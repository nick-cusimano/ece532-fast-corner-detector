==> flow/design.v <==
`timescale 1ns / 1ps
module ov7670_capture(
input pclk,
input vsync,
input href,
input[7:0] d,
output[16:0] addr,
output reg[7:0] dout,
output reg we
    );
    reg [15:0] d_latch;
    reg [16:0] address;
    reg [16:0] address_next;  
     reg [1:0] wr_hold;    
     reg [1:0] cnt;
  initial d_latch = 16'b0;
   initial address = 19'b0;
   initial address_next = 19'b0;
    initial wr_hold = 2'b0;   
    initial cnt = 2'b0;        
assign addr =    address;
always@(posedge pclk)begin 
 if( vsync ==1) begin
           address <=17'b0;
           address_next <= 17'b0;
           wr_hold <=  2'b0;
           cnt <=  2'b0;
           end
        else begin
           if(address<76800)   
             address <= address_next;
           else
             address <= 76800;
			we		 <= wr_hold[1];
			wr_hold  <= {wr_hold[0] , (href &&( ! wr_hold[0]))  };
			d_latch  <= {d_latch[7:0] , d};
			if (wr_hold[1] == 1)
			begin
				address_next <= address_next + 1;
				dout[7:0] = d_latch[15:8];
			end
        end;
 end
endmodule
From RTL to reports: ov7670_capture
The steps from the RTL of ov7670_capture to its reports follow in flow order.
Lines are those of the file above, counted from 1.
Operators carry their Yosys type and port widths (W data, S select, Z words).
{"block": "setup", "top": "ov7670_capture", "clk_port": "pclk", "cell_library": "sky130hd", "pvt_corner": "tt_025C_1v80"}

After elaboration
Counts by Yosys on the flattened word-level netlist (proc, flatten, opt, wreduce; memories kept). Register bits leave out memories and registers merged into their read ports (data or address). Print and check cells are left out. Cells with the same type and inputs are merged into one.
{"block": "word_totals", "out_inout_bits": 26, "input_bits": 11, "register_bits": 61, "word_cells": 16}
{"block": "op_classes", "bitwise": 2, "compare": 1, "n_mux": 1, "reduce_logical": 4, "add_sub_neg": 1}
{"block": "ops", "cell": "$add A17 B1 Y17 const B", "count": 1}
{"block": "ops", "cell": "$lt A17 B17 Y1 const B", "count": 1}
{"block": "ops", "cell": "$mux W17", "count": 1}
{"block": "ops", "cell": "$not A1 Y1", "count": 2}
{"block": "ops", "cell": "$reduce_and A2 Y1", "count": 1}
{"block": "ops", "cell": "$reduce_or A2 Y1", "count": 1}
{"block": "ops", "cell": "$logic_and A1 B1 Y1", "count": 1}
{"block": "ops", "cell": "$logic_not A1 Y1", "count": 1}

Depth
Yosys ltp: most cells in a row. Word level: on the elaborated netlist, between registers, memories and ports. Mapped: between sequential cells and ports; inverters and the memories' decode and read muxes count.
{"block": "logic_depth", "ltp_word": 3, "abc_area": 0, "mapped_depth": 5}

After synthesis
Yosys stat after the flow's synthesis: flattened, memories mapped to cells. It holds for the ABC_AREA given above (unset counts as 0); a run with the other value may have another netlist.
{"block": "synth_totals", "synth_area_mm2": 0.0021145, "cell_count": 165, "sequential_area_mm2": 0.0014714, "ffs": 61}
{"block": "by_type", "cell": "sky130_fd_sc_hd__edfxtp_1", "count": 25, "type_area_um2": 750.72}
{"block": "by_type", "cell": "sky130_fd_sc_hd__dfxtp_1", "count": 36, "type_area_um2": 720.691}
{"block": "by_type", "cell": "sky130_fd_sc_hd__and2_1", "count": 13, "type_area_um2": 81.328}
{"block": "by_type", "cell": "sky130_fd_sc_hd__nor2_1", "count": 20, "type_area_um2": 75.072}
{"block": "by_type", "cell": "sky130_fd_sc_hd__xnor2_1", "count": 7, "type_area_um2": 61.309}
{"block": "by_type", "cell": "sky130_fd_sc_hd__a21oi_1", "count": 7, "type_area_um2": 35.034}
{"block": "by_type", "cell": "sky130_fd_sc_hd__xor2_1", "count": 4, "type_area_um2": 35.034}
{"block": "by_type", "cell": "sky130_fd_sc_hd__nand2_1", "count": 7, "type_area_um2": 26.275}
{"block": "by_type", "cell": "sky130_fd_sc_hd__nand3_1", "count": 5, "type_area_um2": 25.024}
{"block": "by_type", "cell": "sky130_fd_sc_hd__nor3_1", "count": 5, "type_area_um2": 25.024}
{"block": "by_type", "cell": "sky130_fd_sc_hd__nor4_2", "count": 2, "type_area_um2": 25.024}
{"block": "by_type", "cell": "sky130_fd_sc_hd__inv_1", "count": 6, "type_area_um2": 22.522}
{"block": "by_type", "cell": "sky130_fd_sc_hd__nand4_4", "count": 1, "type_area_um2": 21.27}
{"block": "by_type", "cell": "sky130_fd_sc_hd__nand4_1", "count": 3, "type_area_um2": 18.768}
{"block": "by_type", "cell": "sky130_fd_sc_hd__a21o_1", "count": 2, "type_area_um2": 15.014}
{"block": "by_type", "cell": "sky130_fd_sc_hd__mux2_4", "count": 1, "type_area_um2": 15.014}
{"block": "by_type", "cell": "sky130_fd_sc_hd__ha_1", "count": 1, "type_area_um2": 12.512}
{"block": "by_type", "cell": "sky130_fd_sc_hd__nand4_2", "count": 1, "type_area_um2": 12.512}
Other cell types: 16; their cells: 19.

Path before layout
OpenSTA on the mapped netlist: ideal clock, no wires. The path of least setup slack (recovery checks aside). Input and output delay are each 20% of the period. Register names are those of the netlist, which keeps one name where synthesis merged equal registers.
{"block": "synth_path", "path_kind": "input-to-reg", "startpoint": "input port vsync", "endpoint": "register d_latch[0]", "tclk_ps": 1490, "path_stages": 3, "slack_ps": 10, "t_arrival_ps": 1153, "required_ps": 1164, "in_delay_ps": 298, "path_buffers": 2, "delay_ps": 1181, "setup_time_ps": 326, "synth_period_reached_ps": 1480}
"delay_ps" is the arrival time less input delay plus setup time.
"path_stages" counts driving pins, that of a launching flip-flop among them; a cell with two outputs on the path counts twice.
"synth_period_reached_ps" = period - worst setup slack (recovery checks aside). The figure is calculated, with input and output delays left at 20% of the set period.
{"block": "synth_via", "path_cell_list": "sky130_fd_sc_hd__clkbuf_1 -> sky130_fd_sc_hd__clkbuf_1 -> sky130_fd_sc_hd__inv_1", "elab_chain_len": 0}
{"block": "synth_rtl", "element": "from (decl)", "line_no": 4, "source": "input vsync,"}
{"block": "synth_rtl", "element": "to (assign)", "line_no": 36, "source": "d_latch <= {d_latch[7:0] , d};"}
{"block": "synth_rtl", "element": "to (decl)", "line_no": 11, "source": "reg [15:0] d_latch;"}

Timing after layout
From the final timing report of stored run 2: the path of least setup slack in the routed layout; clock arrival at registers is part of the times.
The report prints the path's times to 10 ps; the period is as set.
{"block": "layout_path", "path_kind": "reg-to-reg", "startpoint": "register address[10]", "endpoint": "register address[0]", "path_stages": 5, "path_buffers": 0, "slack_ps": 150, "tclk_ps": 1500, "t_arrival_ps": 1630, "setup_time_ps": 60, "required_ps": 1770}
Between the ends stands the longest chain of elaborated cells between them, by number of cells; it is not shown to be the way that was timed. Of several equally long chains one is given.
Each line given opens the expression or statement behind the cell; cells for indexed reads and writes are added by Yosys, which also makes memories of some case tables.
A register here has more assigning lines than the two given.
{"block": "layout_via", "path_cell_list": "sky130_fd_sc_hd__dfxtp_2 -> sky130_fd_sc_hd__a21o_1 -> sky130_fd_sc_hd__a211o_4 -> sky130_fd_sc_hd__a21oi_4 -> sky130_fd_sc_hd__and2_1", "elab_chain_len": 3}
{"block": "layout_rtl", "element": "from (decl)", "line_no": 12, "source": "reg [16:0] address;"}
{"block": "layout_rtl", "element": "from (assign)", "line_no": 24, "source": "address <=17'b0;"}
{"block": "layout_rtl", "element": "from (assign)", "line_no": 31, "source": "address <= address_next;"}
{"block": "layout_rtl", "element": "$lt A17 B17 Y1", "line_no": 30, "source": "if(address<76800)"}
{"block": "layout_rtl", "element": "$not A1 Y1"}
{"block": "layout_rtl", "element": "$reduce_or A2 Y1"}
{"block": "layout_rtl", "element": "to (assign)", "line_no": 31}
{"block": "layout_rtl", "element": "to (assign)", "line_no": 33, "source": "address <= 76800;"}
{"block": "layout_rtl", "element": "to (decl)", "line_no": 12}

2 stored runs of ov7670_capture in the flow (synthesis by Yosys, layout by OpenROAD, sky130hd cells), in arbitrary order. Constraints: input delay and output delay 20% of the set period each, output load 0.01 pF.
"period_reached_ps": clock period set for the run, less the worst setup slack. It is reckoned from that one timing run; input and output delays stay at 20% of the period that was set.
"worst_path_ps" means the part of the period allowed to the worst setup path (the constraints hold back 20% at inputs and 20% at outputs) less its slack; where the path has registers, the arrival times of their clocks count too.
"design_power_uw": no workload was simulated; the value follows from the tool's default switching activity.
"worst_path_ps" is given in steps of 10 ps.

{"run": "stored run 1", "settings": { "period_ns": 1.29, "CORE_UTILIZATION": 55, "PLACE_DENSITY_LB_ADDON": 0.16, "CELL_PAD_IN_SITES_DETAIL_PLACEMENT": 1, "GPL_ROUTABILITY_DRIVEN": 1, "CTS_CLUSTER_DIAMETER": 34, "CAP_MARGIN": 20, "CORE_MARGIN": 2, "SLEW_MARGIN": 20 }, "outcome": "unfinished; error DPL-0033 in clock tree synthesis"}
{"run": "stored run 2", "settings": { "period_ns": 1.5, "SETUP_SLACK_MARGIN": 0.38, "CAP_MARGIN": 20, "CORE_MARGIN": 2, "CORE_UTILIZATION": 40, "SLEW_MARGIN": 20 }, "results": { "design_power_uw": 3274, "final_cell_area_mm2": 0.003158, "ws_hold_ps": 407, "yosys.chip_area_mm2": 0.0021145, "design.die.area_mm2": 0.0058837, "timing.setup.ws_ps": 147, "worst_path_ps": 1350, "path_kind": "reg-to-reg", "period_reached_ps": 1353, "setup_tns_ps": 0 }}
