==> flow/design.v <==
`timescale 1ns / 1ps
module vga444(
input clk25,
output reg [1:0] vga_red,
output reg [2:0] vga_green,
output reg [1:0] vga_blue,
output reg vga_hsync,
output reg vga_vsync,
output [9:0] HCnt,
output [9:0] VCnt,
output [16:0] frame_addr,
input [7:0] frame_pixel
    );
      parameter hRez   = 640;
      parameter hStartSync   = 640+16;
      parameter hEndSync     = 640+16+96;
      parameter hMaxCount    = 800;
      parameter vRez         = 480;
      parameter vStartSync   = 480+10;
      parameter vEndSync     = 480+10+2;
      parameter vMaxCount    = 480+10+2+33;
    parameter hsync_active   =0;
    parameter vsync_active  = 0;
    reg[9:0] hCounter;
    reg[9:0] vCounter;    
    reg[16:0] address;  
    reg blank;
   initial   hCounter = 10'b0;
   initial   vCounter = 10'b0;  
   initial   address = 17'b0;   
   initial   blank = 1'b1;    
   assign frame_addr = address;
   assign HCnt = hCounter;
   assign VCnt = vCounter;
   always@(posedge clk25)begin
            if( hCounter == hMaxCount-1 )begin
   				hCounter <=  10'b0;
   				if (vCounter == vMaxCount-1 )
   					vCounter <=  10'b0;
   				else
   					vCounter <= vCounter+1;
   				end
   			else
   				hCounter <= hCounter+1;
   			if (blank ==0) begin
   				vga_red [1:0]   <= frame_pixel[7:6];
   				vga_green [2:0] <= frame_pixel[4:2];
   				vga_blue [1:0] <= frame_pixel[1:0];
   				end
   			else begin
   				vga_red [1:0]  <= 2'b0;
   				vga_green [2:0] <= 3'b0;
   				vga_blue [1:0] <= 3'b0;
   			     end;
   			if(  vCounter  >= 360 || vCounter  < 120) begin
   				address <= 17'b0; 
   				blank <= 1;
   				end
   			else begin
   				if ( hCounter  < 480 && hCounter  >= 160) begin
   					blank <= 0;
   					address <= address+1;
   					end
   				else
   					blank <= 1;
   				end;
   			if( hCounter > hStartSync && hCounter <= hEndSync)
   				vga_hsync <= hsync_active;
   			else
   				vga_hsync <= ~ hsync_active;
   			if( vCounter >= vStartSync && vCounter < vEndSync )
   				vga_vsync <= vsync_active;
   			else
   				vga_vsync <= ~ vsync_active;
   end 
endmodule
`timescale 1ns / 1ps
module vga_top (
        output [1:0] vga444_red,
        output [2:0] vga444_green,
        output [1:0] vga444_blue,
        output vga_hsync,
        output vga_vsync,
        output [18:0] frame_addr_out,
        input [7:0] frame_pixel_in,
        input clk25,
        input pic_sel_0,
        input pic_sel_1
    );
     wire [16:0] raw_frame_addr;
     assign frame_addr_out[16:0] = {pic_sel_1, pic_sel_0, raw_frame_addr};
     vga444   Inst_vga(
   		.clk25       (clk25),
        .vga_red    (vga444_red),
        .vga_green   (vga444_green),
        .vga_blue    (vga444_blue),
        .vga_hsync   (vga_hsync),
        .vga_vsync  (vga_vsync),
        .HCnt       (),
        .VCnt       (),
        .frame_pixel  (frame_pixel_in),
        .frame_addr   (raw_frame_addr)
);
endmodule
=== Reports on vga_top ===
Tool output for the design above, in the order of the flow.
Line numbers count from 1 in the design file above.
Operators carry their Yosys type and port widths (W data, S select, Z words).
Not given: -

* Top: vga_top
* Clock port: clk25
* Cell library: sky130hd
* Library corner: tt_025C_1v80

=== After elaboration ===
Counts by Yosys on the flattened word-level netlist (proc, flatten, opt, wreduce; memories kept). Register bits leave out memories and registers merged into their read ports (data or address); mux counts leave out enables and synchronous resets folded into registers. Print and check cells are left out. Cells with the same type and inputs are merged into one.

* Word-level cells: 29
* Input bits: 11
* Register bits after elaboration: 47

* Add/sub/neg operators: 3
* Equality and inequality tests: 2
* Order comparisons: 8
* Mux-type cells: 3
* Reductions and logical operators: 4

{| class="wikitable"
|+ Operator list
! kind !! number
|-
| $add A10 B1 Y10 const B || 2
|-
| $eq A10 B10 Y1 const B || 2
|-
| $ge A10 B9 Y1 const B || 2
|-
| $lt A10 B9 Y1 const B || 2
|-
| $add A17 B1 Y17 const B || 1
|-
| $gt A10 B10 Y1 const B || 1
|-
| $le A10 B10 Y1 const B || 1
|-
| $lt A10 B7 Y1 const B || 1
|-
| $ge A10 B8 Y1 const B || 1
|-
| $logic_and A1 B1 Y1 || 3
|-
| $mux W1 || 3
|-
| $logic_or A1 B1 Y1 || 1
|}

=== Logic depth ===
Longest topological path by Yosys (ltp), each cell counted once; first at word level (registers and memories cut), then after technology mapping (sequential cells cut; the memories' decode and read muxes count).

* Word-level depth: 3
* ABC_AREA: 0
* Depth in mapped cells: 6

=== After synthesis ===
Source: synth_stat.txt of the flow (Yosys; design flattened, memories mapped). It holds for the ABC_AREA given above (unset counts as 0); a run with the other value may have another netlist.
Totals and module areas in this step are rounded.

{| class="wikitable"
|+ Cell types
! type !! number !! area in all (um^2)
|-
| sky130_fd_sc_hd__dfxtp_1 || 37 || 740.71
|-
| sky130_fd_sc_hd__edfxtp_1 || 10 || 300.288
|-
| sky130_fd_sc_hd__xnor2_1 || 11 || 96.342
|-
| sky130_fd_sc_hd__nor2_1 || 18 || 67.565
|-
| sky130_fd_sc_hd__a21oi_1 || 13 || 65.062
|-
| sky130_fd_sc_hd__ha_1 || 5 || 62.56
|-
| sky130_fd_sc_hd__xor2_1 || 7 || 61.309
|-
| sky130_fd_sc_hd__nor2b_1 || 9 || 56.304
|-
| sky130_fd_sc_hd__o2111ai_4 || 2 || 52.55
|-
| sky130_fd_sc_hd__or4b_1 || 5 || 50.048
|-
| sky130_fd_sc_hd__nand3_1 || 9 || 45.043
|-
| sky130_fd_sc_hd__nand2_1 || 11 || 41.29
|-
| sky130_fd_sc_hd__nand4_1 || 6 || 37.536
|-
| sky130_fd_sc_hd__o31ai_1 || 5 || 37.536
|-
| sky130_fd_sc_hd__o41ai_1 || 4 || 35.034
|-
| sky130_fd_sc_hd__inv_1 || 9 || 33.782
|-
| sky130_fd_sc_hd__or3_1 || 5 || 31.28
|-
| sky130_fd_sc_hd__buf_4 || 4 || 30.029
|}

Not listed: further types 31, cells in them 51.

* Cells in the netlist: 221
* Area of sequential cells: 0.001041 mm^2
* Flip-flops: 47
* Buffer cells: 11
* Cell area after synthesis: 0.00226 mm^2

By module: a second synthesis without flattening, with its own total; a netlist apart from the flattened one above.

* Cells (unflattened synthesis): 220
* Area total of the unflattened synthesis: 0.002175 mm^2

Each row is one instance without its submodules.

{| class="wikitable"
|+ By module
! module !! sequential area (mm^2) !! instances !! area (mm^2) !! cells
|-
| vga444 || 0.001041 || 1 || 0.002156 || 217
|-
| vga_top || 0 || 1 || 0.0000188 || 3
|}

=== Worst setup path after synthesis ===
OpenSTA on the mapped netlist: ideal clock, no wires. The path of least setup slack (recovery checks aside). Input and output delay are each 20% of the period. Register names are those of the netlist, which keeps one name where synthesis merged equal registers.

* Path kind: reg2reg
* From: register Inst_vga.hCounter[0]
* To: register Inst_vga.vCounter[0]
* Clock period: 3.28 ns
* Launch time at the first pin: 0.000 ns
* Arrival: 1.415 ns
* Stages on the path: 5
* Path slack: 1.490 ns
* Buffers on the path: 1
* Delay of the path: 1.789 ns
* Library setup time: 0.374 ns
* Synthesis period reached: 1.79 ns

"delay of the path" = arrival - input delay + setup time.
"stages on the path" counts driving pins, that of a launching flip-flop among them; a cell with two outputs on the path counts twice.
"synthesis period reached" = period - worst setup slack (recovery checks aside). The figure is calculated, with input and output delays left at 20% of the set period.
The rows between start and end are the longest chain of elaborated cells between them; the timing report does not say that the signal goes this way. Where chains are equally long, one stands for them.
A line is the first line of the expression or statement that the cell stems from. Yosys adds cells for indexed reads and writes and turns some case tables into memories.

* Path through: sky130_fd_sc_hd__dfxtp_1 > sky130_fd_sc_hd__ha_1 > sky130_fd_sc_hd__and4_1 > sky130_fd_sc_hd__and4b_1 > sky130_fd_sc_hd__clkbuf_1
* Cells in the longest elaborated chain: 1
* Elaborated cells between the ends (all ways): 1

{| class="wikitable"
|+ Ends and longest elaborated chain, post-synthesis
! what !! line !! RTL
|-
| start: declaration || 24 || <nowiki>reg[9:0] hCounter;</nowiki>
|-
| start: assignment || 37 || <nowiki>hCounter <= 10'b0;</nowiki>
|-
| start: assignment || 44 || <nowiki>hCounter <= hCounter+1;</nowiki>
|-
| $eq A10 B10 Y1 || 36 || <nowiki>if( hCounter == hMaxCount-1 )begin</nowiki>
|-
| end: assignment || 39 || <nowiki>vCounter <= 10'b0;</nowiki>
|-
| end: assignment || 41 || <nowiki>vCounter <= vCounter+1;</nowiki>
|-
| end: declaration || 25 || <nowiki>reg[9:0] vCounter;</nowiki>
|}

=== Path in the finished layout ===
From the final timing report of run 1: the path of least setup slack in the routed layout; clock arrival at registers is part of the times.

* Path kind: reg2reg
* From: register Inst_vga.address[0]
* To: register Inst_vga.address[14]
* Launch time at the first pin: 0.29 ns
* Arrival: 1.73 ns
* Clock period: 1.4 ns
* Path slack: -0.09 ns
* Stages on the path: 6
* Library setup time: 0.06 ns
* Buffers on the path: 0

The rows between start and end are the longest chain of elaborated cells between them; the timing report does not say that the signal goes this way. Where chains are equally long, one stands for them.

* Path through: sky130_fd_sc_hd__dfxtp_4 > sky130_fd_sc_hd__ha_4 > sky130_fd_sc_hd__and2b_2 > sky130_fd_sc_hd__o211ai_4 > sky130_fd_sc_hd__or4b_1 > sky130_fd_sc_hd__a21oi_1
* Cells in the longest elaborated chain: 1
* Elaborated cells between the ends (all ways): 1

{| class="wikitable"
|+ Ends and longest elaborated chain, after layout
! what !! line !! RTL
|-
| start: declaration || 26 || <nowiki>reg[16:0] address;</nowiki>
|-
| start: assignment || 56 || <nowiki>address <= 17'b0;</nowiki>
|-
| start: assignment || 62 || <nowiki>address <= address+1;</nowiki>
|-
| $add A17 B1 Y17 || 62 ||
|-
| end: assignment || 56 ||
|-
| end: assignment || 62 ||
|-
| end: declaration || 26 ||
|}

Wiki page: vga_top / flow data

Measured results for vga_top: 2 stored runs of the Yosys and OpenROAD flow on sky130hd. The settings differ; the order carries no meaning. The constraints put input and output delay at 20% of the set period each and load the outputs with 0.01 pF.
"reached clock period" means the clock period less the worst setup slack. The figure is calculated, with input and output delays left at 20% of the set period.
By "power" is meant OpenSTA's value without simulated activity: inputs other than the clock are taken to toggle once in ten clock periods, and the tool carries that through the logic.
Measured values are rounded.

=== Run 1 ===
{| class="wikitable"
! Setting !! Value
|-
| period_ns || 1.4
|-
| CAP_MARGIN || 20
|-
| CORE_MARGIN || 2
|-
| CORE_UTILIZATION || 40
|-
| SLEW_MARGIN || 20
|-
! Result !! Value
|-
| Reached clock period || 1.494 ns
|-
| Total negative slack on setup checks || -1.006 ns
|-
| Yosys chip area after synthesis || 0.00226 mm^2
|-
| Power || 2.239 mW
|-
| Die footprint || 0.006266 mm^2
|-
| Lowest setup slack || -0.094 ns
|-
| Post-route utilization || 0.598
|}

=== Run 2 ===
{| class="wikitable"
! Setting !! Value
|-
| period_ns || 1.27
|-
| CORE_UTILIZATION || 67
|-
| SETUP_SLACK_MARGIN || 0.07
|-
| CORE_ASPECT_RATIO || 1.0
|-
| CORE_MARGIN || 3
|-
| ABC_AREA || 0
|-
| GPL_TIMING_DRIVEN || 1
|-
| MAX_ROUTING_LAYER || met4
|-
| CAP_MARGIN || 20
|-
| SLEW_MARGIN || 20
|}
Incomplete, placement halted on DPL-0033.
